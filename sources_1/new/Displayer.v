==> flow/design.v <==
`timescale 1ns / 1ps
module Displayer(Clk,EN,Seconds,Minutes,Hours,SEGS,NUM);
input Clk,EN;
input [7:0] Seconds,Minutes,Hours;
output reg[7:0] SEGS;
output reg [3:0] NUM;
integer k=0;
always@(posedge Clk)begin
    if(~EN)SEGS<=8'b1111_1111;
    case(k)
    0:begin 
        NUM<=Seconds[3:0];
        SEGS<=8'b1111_1011;
        k<=k+1;
    end
    1:begin
        NUM<=Seconds[7:4];
        SEGS<=8'b1111_0111;
        k<=k+1;
    end
    2:begin
        NUM<=Minutes[3:0];
        SEGS<=8'b1110_1111;
        k<=k+1;
    end
    3:begin
        NUM<=Minutes[7:4];
        SEGS<=8'b1101_1111;
        k<=k+1;
    end
    4:begin
        NUM<=Hours[3:0];
        SEGS<=8'b1011_1111;
        k<=k+1;
    end
    5:begin
        NUM<=Hours[7:4];
        SEGS<=8'b0111_1111;
        k<=k+1;
    end
    6:k<=0;
    default:k<=0;
endcase
end
endmodule
Step by step through the tools: Displayer. Tool output for the design above, in the order of the flow. Line numbers count from 1 in the design file above. Library cell names are shortened. The mark - stands for no value.

Top module: Displayer. Clock: Clk. Cell library: sky130hd. Timing corner: tt_025C_1v80.

Word level. Yosys after proc, flatten, opt, wreduce and memory -nomap, before mapping. Memory bits, and registers merged into a memory's read port (data or address), are not among the register bits. Print and check cells are not counted.

The figure for bits in registers is 44. For bits in latches the number is 0. The figure for bits in writable memories is 0. For ROM bits the number is 0. The figure for clocked read ports x word width is 0. For memories the number is 0. For output and inout bits the number is 12.

$add $sub $neg: 1. Under $mul stands 0. For div/mod/pow operators the number is 0. Under $lt $le $gt $ge stands 0. For eq/ne operators the number is 6. Shift operators: 0. The entry for multiplexer cells reads 3. The figure for bitwise operators is 0. Under reduce/logical cells stands 3.

Operator list (count): == test 32 x 2 -> 1 bit (second input constant) (2); == test 32 x 3 -> 1 bit (second input constant) (2); case mux 8 bit (select 6 bit) (1); == test 32 x 1 -> 1 bit (second input constant) (1); adder 32 x 2 -> 32 bit (second input constant) (1); logical NOT 32 bit (1); case mux 4 bit (select 6 bit) (1); two-way mux 8 bit (1); inequality test 7 x 1 -> 1 bit (second input constant) (1); nonzero test 6 bit (1); OR reduction 6 bit (1).

Depth. Depth = most cells in a row (Yosys ltp): at word level without a register or memory, in the mapped netlist without a sequential cell, where the memories' decode and read muxes count.

Word-level depth: 2. The entry for ABC_AREA reads 0. For mapped depth the number is 8. Depth with buffers taken out: 7.

After synthesis. Source: synth_stat.txt of the flow (Yosys; design flattened, memories mapped). It holds for the ABC_AREA given above (unset counts as 0); a run with the other value may have another netlist. The area totals of this step are shown rounded.

Cells by type: dfxtp_1 (count 32, total area 640.614 sq um); edfxtp_1 (count 10, total area 300.288 sq um); nor4_2 (count 5, total area 62.56 sq um); ha_1 (count 4, total area 50.048 sq um); mux2_4 (count 3, total area 45.043 sq um); a222oi_1 (count 4, total area 40.038 sq um); a221oi_1 (count 4, total area 35.034 sq um); nand4b_1 (count 4, total area 35.034 sq um); nor2_1 (count 8, total area 30.029 sq um); nand4_2 (count 2, total area 25.024 sq um); nor4_4 (count 1, total area 21.27 sq um); a21oi_1 (count 4, total area 20.019 sq um); inv_1 (count 5, total area 18.768 sq um); nor3_4 (count 1, total area 16.266 sq um); buf_4 (count 2, total area 15.014 sq um); nand3_1 (count 3, total area 15.014 sq um); and4_2 (count 1, total area 10.01 sq um); buf_2 (count 2, total area 10.01 sq um).

Not listed: further types 14, cells in them 17.

Under standard cells after synthesis stands 112. The figure for cell area after synthesis is 1500 sq um. Area of sequential cells: 940 sq um. The entry for flip-flop cells reads 42.

Path before layout. Source: OpenSTA report_checks on the synthesized netlist (no wires, ideal clock, input and output delay 20% of the period each), path of least setup slack; recovery checks are left aside. Register names are those of the netlist, which keeps one name where synthesis merged equal registers.

Kind: register -> register. Start point: register k[0]. End point: register NUM[1]. The figure for period is 2750 ps. For time at the first pin the number is 0 ps. The figure for data arrival time is 1611 ps. Slack: 879 ps. For delay of the path the number is 1871 ps. For driving pins on the path the number is 8. The entry for path buffers reads 1. Synthesis period reached: 1871 ps.

"delay of the path" is the arrival time less input delay plus setup time. "driving pins on the path" counts driving pins, that of a launching flip-flop among them; a cell with two outputs on the path counts twice. "synthesis period reached" is the clock period less the worst setup slack; recovery checks do not enter. This is arithmetic on one report: input and output delays are still those of the set period (20% each). The rows between start and end are the longest chain of elaborated cells between them; the timing report does not say that the signal goes this way. Where chains are equally long, one stands for them. Each line given opens the expression or statement behind the cell; cells for indexed reads and writes are added by Yosys, which also makes memories of some case tables. A register here has more assigning lines than the two given. The path ends at the data pin of a flip-flop with enable; ways to the enable are not counted.

Cells stage by stage: dfxtp_1 -> inv_1 -> ha_1 -> clkbuf_1 -> or2b_2 -> a21oi_2 -> nor3_4 -> mux2_4. The entry for cells in the longest elaborated chain reads 2.

RTL lines, path after synthesis: start, declared (line 7) `integer k=0;`; start, assigned (line 14) `k<=k+1;`; start, assigned (line 19) `k<=k+1;`; == test 32 x 3 -> 1 bit (line 10) `case(k)`; case mux 4 bit (select 6 bit) (line 10); end, assigned (line 12) `NUM<=Seconds[3:0];`; end, assigned (line 17) `NUM<=Seconds[7:4];`; end, declared (line 6) `output reg [3:0] NUM;`.

Timing after layout. Path of least setup slack in the final report of run 1 (OpenROAD, finished layout, wires in). Where an end is a register, its clock arrival counts in the times. The path's times are printed in steps of 10 ps; the period is the one set.

Kind: register -> register. Start point: register k[14]. End point: register NUM[1]. The figure for period is 1620 ps. For time at the first pin the number is 280 ps. The figure for data arrival time is 1810 ps. Slack: -150 ps. For driving pins on the path the number is 5. The entry for path buffers reads 0.

The rows between start and end are the longest chain of elaborated cells between them; the timing report does not say that the signal goes this way. Where chains are equally long, one stands for them. A register here has more assigning lines than the two given. The path ends at the data pin of a flip-flop with enable; ways to the enable are not counted.

Cells stage by stage: dfxtp_2 -> nor4_4 -> nand4_2 -> nor3_4 -> mux2_4. The entry for cells in the longest elaborated chain reads 2.

RTL lines, path post-layout: start, declared (line 7) `integer k=0;`; start, assigned (line 14) `k<=k+1;`; start, assigned (line 19) `k<=k+1;`; == test 32 x 3 -> 1 bit (line 10) `case(k)`; case mux 4 bit (select 6 bit) (line 10); end, assigned (line 12) `NUM<=Seconds[3:0];`; end, assigned (line 17) `NUM<=Seconds[7:4];`; end, declared (line 6) `output reg [3:0] NUM;`.

Appendix: measured runs

2 stored runs of Displayer in the flow (synthesis by Yosys, layout by OpenROAD, sky130hd cells), in arbitrary order. Constraints: input delay and output delay 20% of the set period each, output load 0.01 pF. "reached clock period" is the run's clock period less its worst setup slack. It is reckoned from that one timing run; input and output delays stay at 20% of the period that was set. By "critical setup path time" is meant the share of the clock period that the worst setup path is allowed (20% is reserved at inputs, 20% at outputs), minus its slack. Clock arrival times at its registers enter into it. "power consumption": no workload was simulated; the value follows from the tool's default switching activity. "critical setup path time" is known to 10 ps. Results are given in rounded form.

Files of run 1:
==> flow/run.sh <==
#!/bin/bash
# the make line also repeats the synthesis and layout settings of config.mk as NAME=value (left out here)
make -C /OpenROAD-flow-scripts/flow DESIGN_CONFIG=/design/flow/config.mk WORK_HOME=/design/flow/orfs CLKGATE_MAP_FILE= finish
==> flow/config.mk <==
export PLATFORM = sky130hd
export DESIGN_NAME = Displayer
export DESIGN_NICKNAME = Displayer
export VERILOG_FILES = /design/flow/design.v
export SDC_FILE = /design/flow/constraint.sdc
export NUM_CORES = 4
export LEC_CHECK = 0
export CAP_MARGIN = 20
export CORE_MARGIN = 2
export CORE_UTILIZATION = 40
export SLEW_MARGIN = 20
==> flow/constraint.sdc <==
create_clock -name core_clock -period 1.62 [get_ports {Clk}]
set_input_delay 0.3240 -clock core_clock [delete_from_list [all_inputs] [get_ports {Clk}]]
set_output_delay 0.3240 -clock core_clock [all_outputs]
set_load 0.01 [all_outputs]

Results of run 1. For the chip area in the Yosys report the run shows 1500 sq um. The area inside the die boundary comes to 4200 sq um. The standard-cell area of the final layout reads 2300 sq um. The worst setup slack after layout comes to -150 ps. The post-route setup TNS comes to -660 ps. For the final worst hold slack the run shows 630 ps. The power consumption reads 2.0 mW. The reached clock period is 1770 ps. For the critical setup path time the run shows 1770 ps. Worst setup path kind: register -> register.

Files of run 2:
==> flow/run.sh <==
#!/bin/bash
# the make line also repeats the synthesis and layout settings of config.mk as NAME=value (left out here)
make -C /OpenROAD-flow-scripts/flow DESIGN_CONFIG=/design/flow/config.mk WORK_HOME=/design/flow/orfs CLKGATE_MAP_FILE= finish
==> flow/config.mk <==
export PLATFORM = sky130hd
export DESIGN_NAME = Displayer
export DESIGN_NICKNAME = Displayer
export VERILOG_FILES = /design/flow/design.v
export SDC_FILE = /design/flow/constraint.sdc
export NUM_CORES = 4
export LEC_CHECK = 0
export CAP_MARGIN = 10
export CORE_ASPECT_RATIO = 0.61
export CORE_MARGIN = 2
export CORE_UTILIZATION = 65
export PLACE_DENSITY = 0.6
export SETUP_SLACK_MARGIN = 0.07
export SLEW_MARGIN = 20
==> flow/constraint.sdc <==
create_clock -name core_clock -period 2.93 [get_ports {Clk}]
set_input_delay 0.5860 -clock core_clock [delete_from_list [all_inputs] [get_ports {Clk}]]
set_output_delay 0.5860 -clock core_clock [all_outputs]
set_load 0.01 [all_outputs]

Results of run 2. For the chip area in the Yosys report the run shows 1500 sq um. The area inside the die boundary comes to 2700 sq um. The standard-cell area of the final layout reads 2100 sq um. The worst setup slack after layout comes to 770 ps. The post-route setup TNS comes to 0 ps. For the final worst hold slack the run shows 530 ps. The power consumption reads 1.2 mW. The reached clock period is 2163 ps. For the critical setup path time the run shows 2160 ps. Worst setup path kind: register -> register.
